==> flow/design.v <==
module VerilogFSM(input frameValid, input clk, input rst, input real_href, output pixel_valid);
    localparam IDLE=2'h0, HBLANK=2'h1, HACT=2'h2, PIX_PER_LINE=120;
    reg [10:0] pix_cnt_n;
    reg [10:0] pix_cnt;
    reg [1:0] pix_ns;
    reg [1:0] pix_cs;
    assign pixel_valid = (pix_cs == HACT);
    always @(*) begin
        case(pix_cs)
            IDLE : begin
                pix_ns = frameValid ? HBLANK : IDLE;
                pix_cnt_n = 0;
            end
            HBLANK : begin
                pix_ns = real_href ? HACT : HBLANK ;
                pix_cnt_n = real_href ? PIX_PER_LINE : 0;
            end
            HACT : begin
                pix_ns = (pix_cnt == 1) ? HBLANK : HACT ;
                pix_cnt_n = pix_cnt - 1'b1;
            end
            default : begin
                pix_ns = IDLE ;
                pix_cnt_n = 0;
            end
        endcase
    end
    always @(posedge clk or posedge rst) begin
        if (rst) begin
            pix_cs <= IDLE;
            pix_cnt <= 0;
        end else begin
            pix_cs <= pix_ns;
            pix_cnt <= pix_cnt_n;
        end
    end
endmodule
# From RTL to reports: VerilogFSM
# The steps from the RTL of VerilogFSM to its reports follow in flow order.
# Lines are those of the file above, counted from 1.
# Operators carry their Yosys type and port widths (W data, S select, Z words).
# Cell names lack the library's common part.
# The mark n/a stands for no value.
# inputs
top,VerilogFSM
clock,clk
lib,sky130hd
lib_corner,tt_025C_1v80

# Word-level counts
# Yosys after proc, flatten, opt, wreduce and memory -nomap, before mapping. Enables and synchronous resets that opt folds into registers are not counted as muxes. Memory bits, and registers merged into a memory's read port (data or address), are not among the register bits. Print and check cells are not counted. Equal cells are merged and count once.
# word_totals
out_inout_bits,1
regBits,13
inputBits,4
word_cells,13
# classes
add_sub_neg,1
muxes,6
reduce_logical,1
eq_ne,3
# ops
operator,n
$pmux W11 S2,1
$sub A11 B1 Y11 const B,1
$eq A11 B1 Y1 const B,1
$mux W7,1
$pmux W2 S3,1
$mux W2,2
$eq A2 B1 Y1 const B,1
$eq A2 B2 Y1 const B,1
$logic_not A2 Y1,1
$mux W1,1

# Logic depth
# Depth = most cells in a row (Yosys ltp): at word level without a register or memory, in the mapped netlist without a sequential cell, where the memories' decode and read muxes count.
# depth
ltp_word,3
ABC_AREA,0
mapped_depth,6
mapped_depth_nobuf,5

# Mapped cells and area
# The flow's flattened synthesis, as Yosys stat reports it; memories are mapped. The netlist is that of the ABC_AREA named above (0 if unset); the other value can give another one.
# Totals and module areas in this step are rounded.
# types
cell_type,n,type_area_um2
dfrtp_1,13,325.312
dfstp_2,1,26.275
ha_1,2,25.024
nor2_1,6,22.522
or4_4,2,22.522
a21oi_1,4,20.019
o21ai_0,4,20.019
or4b_1,2,20.019
inv_1,5,18.768
o41ai_1,2,17.517
or4_1,2,15.014
nor2b_1,2,12.512
nor4_1,2,12.512
buf_6,1,11.261
nand2_1,3,11.261
nand3_1,2,10.01
a22o_1,1,8.758
o311ai_0,1,8.758
# Other cell types: 10; their cells: 11.
# mapped
seqArea_um2,351.6
synth_area_um2,686.9
ff_cells,14
cell_count,66
buffers,3

# Timing after synthesis
# Path of least setup slack by OpenSTA after synthesis, without wires, with an ideal clock, recovery checks aside; 20% of the period is set as input and as output delay. Where synthesis merged equal registers, the netlist keeps one of their names.
# synth_path
path_kind,register to register
from,reg pix_cnt[0]
to,reg pix_cnt[10]
arrival_time_ns,1.735
clock_period_ns,2.55
setup_slack_ns,0.737
delay_ns,1.813
driving_pins,7
setup_time_ns,0.078
period_less_setup_slack_ns,1.813
# "delay_ns" = arrival - input delay + setup time.
# "driving_pins": output pins that drive a net of the path, with the launching flip-flop's if there is one; two outputs of one cell count as two.
# "period_less_setup_slack_ns" is the clock period less the worst setup slack; recovery checks do not enter. This is arithmetic on one report: input and output delays are still those of the set period (20% each).
# Between the ends stands the longest chain of elaborated cells between them, by number of cells; it is not shown to be the way that was timed. Of several equally long chains one is given.
# Each line given opens the expression or statement behind the cell; cells for indexed reads and writes are added by Yosys, which also makes memories of some case tables.
# synth_via
path_cell_list,dfrtp_1 > inv_1 > ha_1 > or3b_1 > clkbuf_1 > or4b_1 > a21oi_1
elab_chain_cells,2
cells_between,2
cone_lines,2
classes_between,add/sub (1); mux (1)
# synth_lines
item,line,rtl
"start, declared",4,reg [10:0] pix_cnt;
"start, assigned",31,pix_cnt <= 0;
"start, assigned",34,pix_cnt <= pix_cnt_n;
$sub A11 B1 Y11,20,pix_cnt_n = pix_cnt - 1'b1;
$pmux W11 S2,9,case(pix_cs)
"end, assigned",31,
"end, assigned",34,
"end, declared",4,

# Worst path after layout
# Path of least setup slack in the final report of flow run 1 (OpenROAD, finished layout, wires in). Where an end is a register, its clock arrival counts in the times.
# layout_path
path_kind,register to register
from,reg pix_cnt[4]
to,reg pix_cnt[10]
setup_slack_ns,-0.47
arrival_time_ns,1.95
setup_time_ns,0.07
driving_pins,4
clock_period_ns,1.26
# Between the ends stands the longest chain of elaborated cells between them, by number of cells; it is not shown to be the way that was timed. Of several equally long chains one is given.
# layout_via
path_cell_list,dfrtp_1 > or4_4 > or4b_1 > a21oi_1
elab_chain_cells,2
cells_between,2
cone_lines,2
classes_between,add/sub (1); mux (1)
# layout_lines
item,line,rtl
"start, declared",4,reg [10:0] pix_cnt;
"start, assigned",31,pix_cnt <= 0;
"start, assigned",34,pix_cnt <= pix_cnt_n;
$sub A11 B1 Y11,20,pix_cnt_n = pix_cnt - 1'b1;
$pmux W11 S2,9,case(pix_cs)
"end, assigned",31,
"end, assigned",34,
"end, declared",4,

# Settings and measured results of 2 stored flow runs for module VerilogFSM (sky130hd), not sorted in any way. The constraints put input and output delay at 20% of the set period each and load the outputs with 0.01 pF.
# "achieved_period_ns" = clock period - worst setup slack. The figure is calculated, with input and output delays left at 20% of the set period.
# "worst_path_ns": the worst setup path's part of the clock period (all of it between registers, 20% less for each end at a port) less its slack. A launch clock that arrives late makes it longer, a capture clock that arrives late makes it shorter.
# By "power_w" is meant OpenSTA's value without simulated activity: inputs other than the clock are taken to toggle once in ten clock periods, and the tool carries that through the logic.
# The results are shown rounded.
# Settings: n/a = not set for that run.
stored run,period_ns,CORE_UTILIZATION,SETUP_SLACK_MARGIN,PLACE_DENSITY_LB_ADDON,CTS_CLUSTER_SIZE,CTS_CLUSTER_DIAMETER,CAP_MARGIN,SLEW_MARGIN,CORE_MARGIN,synthesis_area_um2,final_die_area_um2,finalCellArea_um2,fin_util_pct,final_setup_ws_ns,tns_setup_ns,power_w,achieved_period_ns,worst_path_ns,critical_path_type
flow run 1,1.26,58,-0.1,0.03,63,175,5,10,2,686.9,1476,1031,92.8,-0.473,-2.983,0.002741,1.733,1.73,register to register
flow run 2,2.02,40,n/a,n/a,n/a,n/a,20,20,2,686.9,2065,764.5,49.0,0.144,0.000,0.001145,1.876,1.88,register to register
